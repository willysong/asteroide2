==> flow/design.v <==
module asteroid01(clock, reset, asteroid_state, asteroid_x, asteroid_y);
	input clock, reset;
	input asteroid_state;
	output reg [159:0] asteroid_x;
	output reg [119:0] asteroid_y;
	localparam up = 4'b0100, right = 4'b0010, down = 4'b0011, left = 4'b0001;
	always @(posedge clock)
	begin
		if (asteroid_x == 0 || asteroid_y == 0) begin
			asteroid_x[23] = 1'b1;
			asteroid_y[119] = 1'b1;		
		end
		if (reset == 1 || asteroid_state == 0) begin
			asteroid_x = 1'b0;
			asteroid_y = 1'b0;
		end else asteroid_y = asteroid_y >> 1;  
	end	
endmodule
module asteroid02(clock, reset, asteroid_state, asteroid_x, asteroid_y);
	input clock, reset;
	input asteroid_state;
	output reg [159:0] asteroid_x;
	output reg [119:0] asteroid_y; 
	localparam up = 4'b0100, right = 4'b0010, down = 4'b0011, left = 4'b0001;
	always @(posedge clock)
	begin
		if (asteroid_x == 0 || asteroid_y == 0) begin
			asteroid_x[69] = 1'b1;
			asteroid_y[119] = 1'b1;
		end
		if (reset == 1 || asteroid_state == 0) begin
			asteroid_x = 1'b0;
			asteroid_y = 1'b0;
		end else asteroid_y = asteroid_y >> 1;  
	end	
endmodule
module asteroid03(clock, reset, asteroid_state, asteroid_x, asteroid_y);
	input clock, reset;
	input asteroid_state;
	output reg [159:0] asteroid_x;
	output reg [119:0] asteroid_y; 
	localparam up = 4'b0100, right = 4'b0010, down = 4'b0011, left = 4'b0001;
	always @(posedge clock)
	begin
		if (asteroid_x == 0 || asteroid_y == 0) begin
			asteroid_x[115] = 1'b1;
			asteroid_y[119] = 1'b1;
		end
		if (reset == 1 || asteroid_state == 0) begin
			asteroid_x = 1'b0;
			asteroid_y = 1'b0;
		end else asteroid_y = asteroid_y >> 1;  
	end	
endmodule
module asteroid04(clock, reset, asteroid_state, asteroid_x, asteroid_y);
	input clock, reset;
	input asteroid_state;
	output reg [159:0] asteroid_x;
	output reg [119:0] asteroid_y; 
	localparam up = 4'b0100, right = 4'b0010, down = 4'b0011, left = 4'b0001;
	always @(posedge clock)
	begin
		if (asteroid_x == 0 || asteroid_y == 0) begin
			asteroid_x[0] = 1'b1;
			asteroid_y[40] = 1'b1;
		end
		if (reset == 1 || asteroid_state == 0) begin
			asteroid_x = 1'b0;
			asteroid_y = 1'b0;
		end else asteroid_x = asteroid_x << 1;  
	end	
endmodule
module asteroid05(clock, reset, asteroid_state, asteroid_x, asteroid_y);
	input clock, reset;
	input asteroid_state;
	output reg [159:0] asteroid_x;
	output reg [119:0] asteroid_y; 
	localparam up = 4'b0100, right = 4'b0010, down = 4'b0011, left = 4'b0001;
	always @(posedge clock)
	begin
		if (asteroid_x == 0 || asteroid_y == 0) begin
			asteroid_x[138] = 1'b1;
			asteroid_y[0] = 1'b1;
		end
		if (reset == 1 || asteroid_state == 0) begin
			asteroid_x = 1'b0;
			asteroid_y = 1'b0;
		end else asteroid_y = asteroid_y << 1;  
	end	
endmodule
module asteroid06(clock, reset, asteroid_state, asteroid_x, asteroid_y);
	input clock, reset;
	input asteroid_state;
	output reg [159:0] asteroid_x;
	output reg [119:0] asteroid_y; 
	localparam up = 4'b0100, right = 4'b0010, down = 4'b0011, left = 4'b0001;
	always @(posedge clock)
	begin
		if (asteroid_x == 0 || asteroid_y == 0) begin
			asteroid_x[92] = 1'b1;
			asteroid_y[0] = 1'b1;
		end
		if (reset == 1 || asteroid_state == 0) begin
			asteroid_x = 1'b0;
			asteroid_y = 1'b0;
		end else asteroid_y = asteroid_y << 1;  
	end	
endmodule
module asteroid07(clock, reset, asteroid_state, asteroid_x, asteroid_y);
	input clock, reset;
	input asteroid_state;
	output reg [159:0] asteroid_x;
	output reg [119:0] asteroid_y; 
	localparam up = 4'b0100, right = 4'b0010, down = 4'b0011, left = 4'b0001;
	always @(posedge clock)
	begin
		if (asteroid_x == 0 || asteroid_y == 0) begin
			asteroid_x[46] = 1'b1;
			asteroid_y[0] = 1'b1;
		end
		if (reset == 1 || asteroid_state == 0) begin
			asteroid_x = 1'b0;
			asteroid_y = 1'b0;
		end else asteroid_y = asteroid_y << 1;  
	end	
endmodule
module asteroid08(clock, reset, asteroid_state, asteroid_x, asteroid_y);
	input clock, reset;
	input asteroid_state;
	output reg [159:0] asteroid_x;
	output reg [119:0] asteroid_y; 
	localparam up = 4'b0100, right = 4'b0010, down = 4'b0011, left = 4'b0001;
	always @(posedge clock)
	begin
		if (asteroid_x == 0 || asteroid_y == 0) begin
			asteroid_x[159] = 1'b1;
			asteroid_y[80] = 1'b1;
		end
		if (reset == 1 || asteroid_state == 0) begin
			asteroid_x = 1'b0;
			asteroid_y = 1'b0;
		end else asteroid_x = asteroid_x >> 1;  
	end	
endmodule
# Reports on asteroid08
# What the tools print for asteroid08, step after step.
# Line numbers count from 1 in the design file above.
# Cell names lack the library's common part.
# A cell with -- has no value.
dict set report inputs {
  top {asteroid08}
  clock_port {clock}
  library {sky130hd}
  lib_corner {tt_025C_1v80}
}

# Elaborated design
# Counts by Yosys on the flattened word-level netlist (proc, flatten, opt, wreduce; memories kept). Register bits leave out memories and registers merged into their read ports (data or address); mux counts leave out enables and synchronous resets folded into registers. Print and check cells are left out. Cells with the same type and inputs are merged into one.
dict set report word_totals {
  elab_cells 8
  out_inout_bits 280
  regBits 160
  in_bits 3
}
dict set report op_classes {
  n_mux 1
  reduce_logical 4
  logic 1
}
# cell n
set ops {}
lappend ops {{logical NOT 160 bit} 1}
lappend ops {{logical NOT 120 bit} 1}
lappend ops {{logical OR 1 bit} 2}
lappend ops {{NOT 1 bit} 1}
lappend ops {{two-way mux 1 bit} 1}

# Depth
# Longest topological path by Yosys (ltp), each cell counted once; first at word level (registers and memories cut), then after technology mapping (sequential cells cut; the memories' decode and read muxes count).
dict set report depth {
  word_depth 3
  abc_area 0
  depth_mapped 5
  depth_no_buf 4
}

# Mapped cells and area
# Source: synth_stat.txt of the flow (Yosys; design flattened, memories mapped). It holds for the ABC_AREA given above (unset counts as 0); a run with the other value may have another netlist.
# The area totals of this step are shown rounded.
dict set report synth_totals {
  buffers 138
  synth_area_um2 5500
  flip_flops 160
  cells 514
  sequential_area_um2 3200
}
# cell n area_total_um2
set by_type {}
lappend by_type {dfxtp_1 160 3.2E+03}
lappend by_type {and2_1 157 982.192}
lappend by_type {buf_4 120 900.864}
lappend by_type {nor4_1 38 237.728}
lappend by_type {clkbuf_1 18 67.565}
lappend by_type {nand4_1 9 56.304}
lappend by_type {or4_1 2 15.014}
lappend by_type {nor4_2 1 12.512}
lappend by_type {o31ai_2 1 12.512}
lappend by_type {and2_2 1 7.507}
lappend by_type {nand2b_1 1 6.256}
lappend by_type {nor2b_1 1 6.256}
lappend by_type {or3_1 1 6.256}
lappend by_type {nand3_1 1 5.005}
lappend by_type {nor3_1 1 5.005}
lappend by_type {conb_1 1 3.754}
lappend by_type {nand2_1 1 3.754}

# Worst setup path after synthesis
# Path of least setup slack by OpenSTA after synthesis, without wires, with an ideal clock, recovery checks aside; 20% of the period is set as input and as output delay. Where synthesis merged equal registers, the netlist keeps one of their names.
dict set report synth_timing {
  path_kind {reg2reg}
  from {reg asteroid_x[6]}
  to {reg asteroid_x[158]}
  launch_ps 0
  tclk_ps 2120
  setup_slack_ps 594
  path_stages 5
  n_path_buf 0
  setup_ps 84
  delay_ps 1525
  arrival_ps 1441
  t_required_ps 2036
  synth_period_reached_ps 1526
}
# "delay_ps" is the arrival time less input delay plus setup time.
# "path_stages" counts driving pins, that of a launching flip-flop among them; a cell with two outputs on the path counts twice.
# "synth_period_reached_ps" is the clock period less the worst setup slack; recovery checks do not enter. This is arithmetic on one report: input and output delays are still those of the set period (20% each).
# Between the ends stands the longest chain of elaborated cells between them, by number of cells; it is not shown to be the way that was timed. Of several equally long chains one is given.
# A line is the first line of the expression or statement that the cell stems from. Yosys adds cells for indexed reads and writes and turns some case tables into memories.
dict set report synth_between {
  path_cell_list {dfxtp_1 > nor4_1 > nand4_1 > or4_1 > o31ai_2}
  elab_chain_len 3
  cone_cells 3
  cone_lines 1
  classes_between {mux (1); reduce/logical (2)}
}
# element line
set synth_rtl {}
lappend synth_rtl {{from (decl)} 130} ;# output reg [159:0] asteroid_x;
lappend synth_rtl {{from (assign)} 140} ;# asteroid_x = 1'b0;
lappend synth_rtl {{from (assign)} 142} ;# end else asteroid_x = asteroid_x >> 1;
lappend synth_rtl {{logical NOT 160 bit} 135} ;# if (asteroid_x == 0 || asteroid_y == 0) begin
lappend synth_rtl {{logical OR 1 bit} 135}
lappend synth_rtl {{two-way mux 1 bit} 135}
lappend synth_rtl {{to (assign)} 140}
lappend synth_rtl {{to (assign)} 142}
lappend synth_rtl {{to (decl)} 130}

# Timing after layout
# Path of least setup slack in the final report of run 1 (OpenROAD, finished layout, wires in). Where an end is a register, its clock arrival counts in the times.
# The report prints the path's times to 10 ps; the period is as set.
dict set report layout_timing {
  path_kind {reg2out}
  from {reg asteroid_x[81]}
  to {out asteroid_x[81]}
  n_path_buf 1
  setup_slack_ps 90
  out_delay_ps 400
  arrival_ps 1510
  path_stages 2
  tclk_ps 2000
  t_required_ps 1600
  launch_ps 410
}
dict set report layout_between {
  path_cell_list {dfxtp_1 > clkdlybuf4s50_1}
  elab_chain_len 0
  cone_cells 0
  cone_lines 0
}
# element line
set layout_rtl {}
lappend layout_rtl {{from (decl)} 130} ;# output reg [159:0] asteroid_x;
lappend layout_rtl {{from (assign)} 140} ;# asteroid_x = 1'b0;
lappend layout_rtl {{from (assign)} 142} ;# end else asteroid_x = asteroid_x >> 1;
lappend layout_rtl {{to (decl)} 130}

# asteroid08 through Yosys and OpenROAD on sky130hd: 2 stored runs, unordered, with their settings and measured results. The constraints put input and output delay at 20% of the set period each and load the outputs with 0.01 pF.
# "achieved_period_ps" is the run's clock period less its worst setup slack. It is reckoned from that one timing run; input and output delays stay at 20% of the period that was set.
# By "worst_path_ps" is meant the share of the clock period that the worst setup path is allowed (20% is reserved at inputs, 20% at outputs), minus its slack. Clock arrival times at its registers enter into it.
# "total_power_mw": no workload was simulated; the value follows from the tool's default switching activity.
# "worst_path_ps" is known to 10 ps.
# Measured values are rounded.
run="run 1" settings period_ns=2.0 CORE_UTILIZATION=19 PLACE_DENSITY=0.77 HOLD_SLACK_MARGIN=0.01 CELL_PAD_IN_SITES_GLOBAL_PLACEMENT=3 CELL_PAD_IN_SITES_DETAIL_PLACEMENT=1 TNS_END_PERCENT=20 GPL_ROUTABILITY_DRIVEN=1 SLEW_MARGIN=25 CAP_MARGIN=20 CORE_MARGIN=2
run="run 1" results die_um2=30000 achieved_period_ps=1911 total_power_mw=6.5 worst_path_ps=1510 path_kind="reg2out" ws_hold_ps=480 post_synth_area_um2=5500 worst_setup_slack_ps=89 layout_utilization_pct=27
run="run 2" settings period_ns=1.23 CORE_UTILIZATION=52 PLACE_DENSITY=0.9 CELL_PAD_IN_SITES_DETAIL_PLACEMENT=0 TNS_END_PERCENT=100 ABC_AREA=1 GPL_ROUTABILITY_DRIVEN=1 CTS_CLUSTER_DIAMETER=206 MAX_ROUTING_LAYER="met5" CAP_MARGIN=20 CORE_MARGIN=2 SLEW_MARGIN=20
run="run 2" results die_um2=12000 achieved_period_ps=1241 total_power_mw=11 worst_path_ps=1240 path_kind="reg2reg" ws_hold_ps=390 post_synth_area_um2=5900 worst_setup_slack_ps=-11 layout_utilization_pct=67
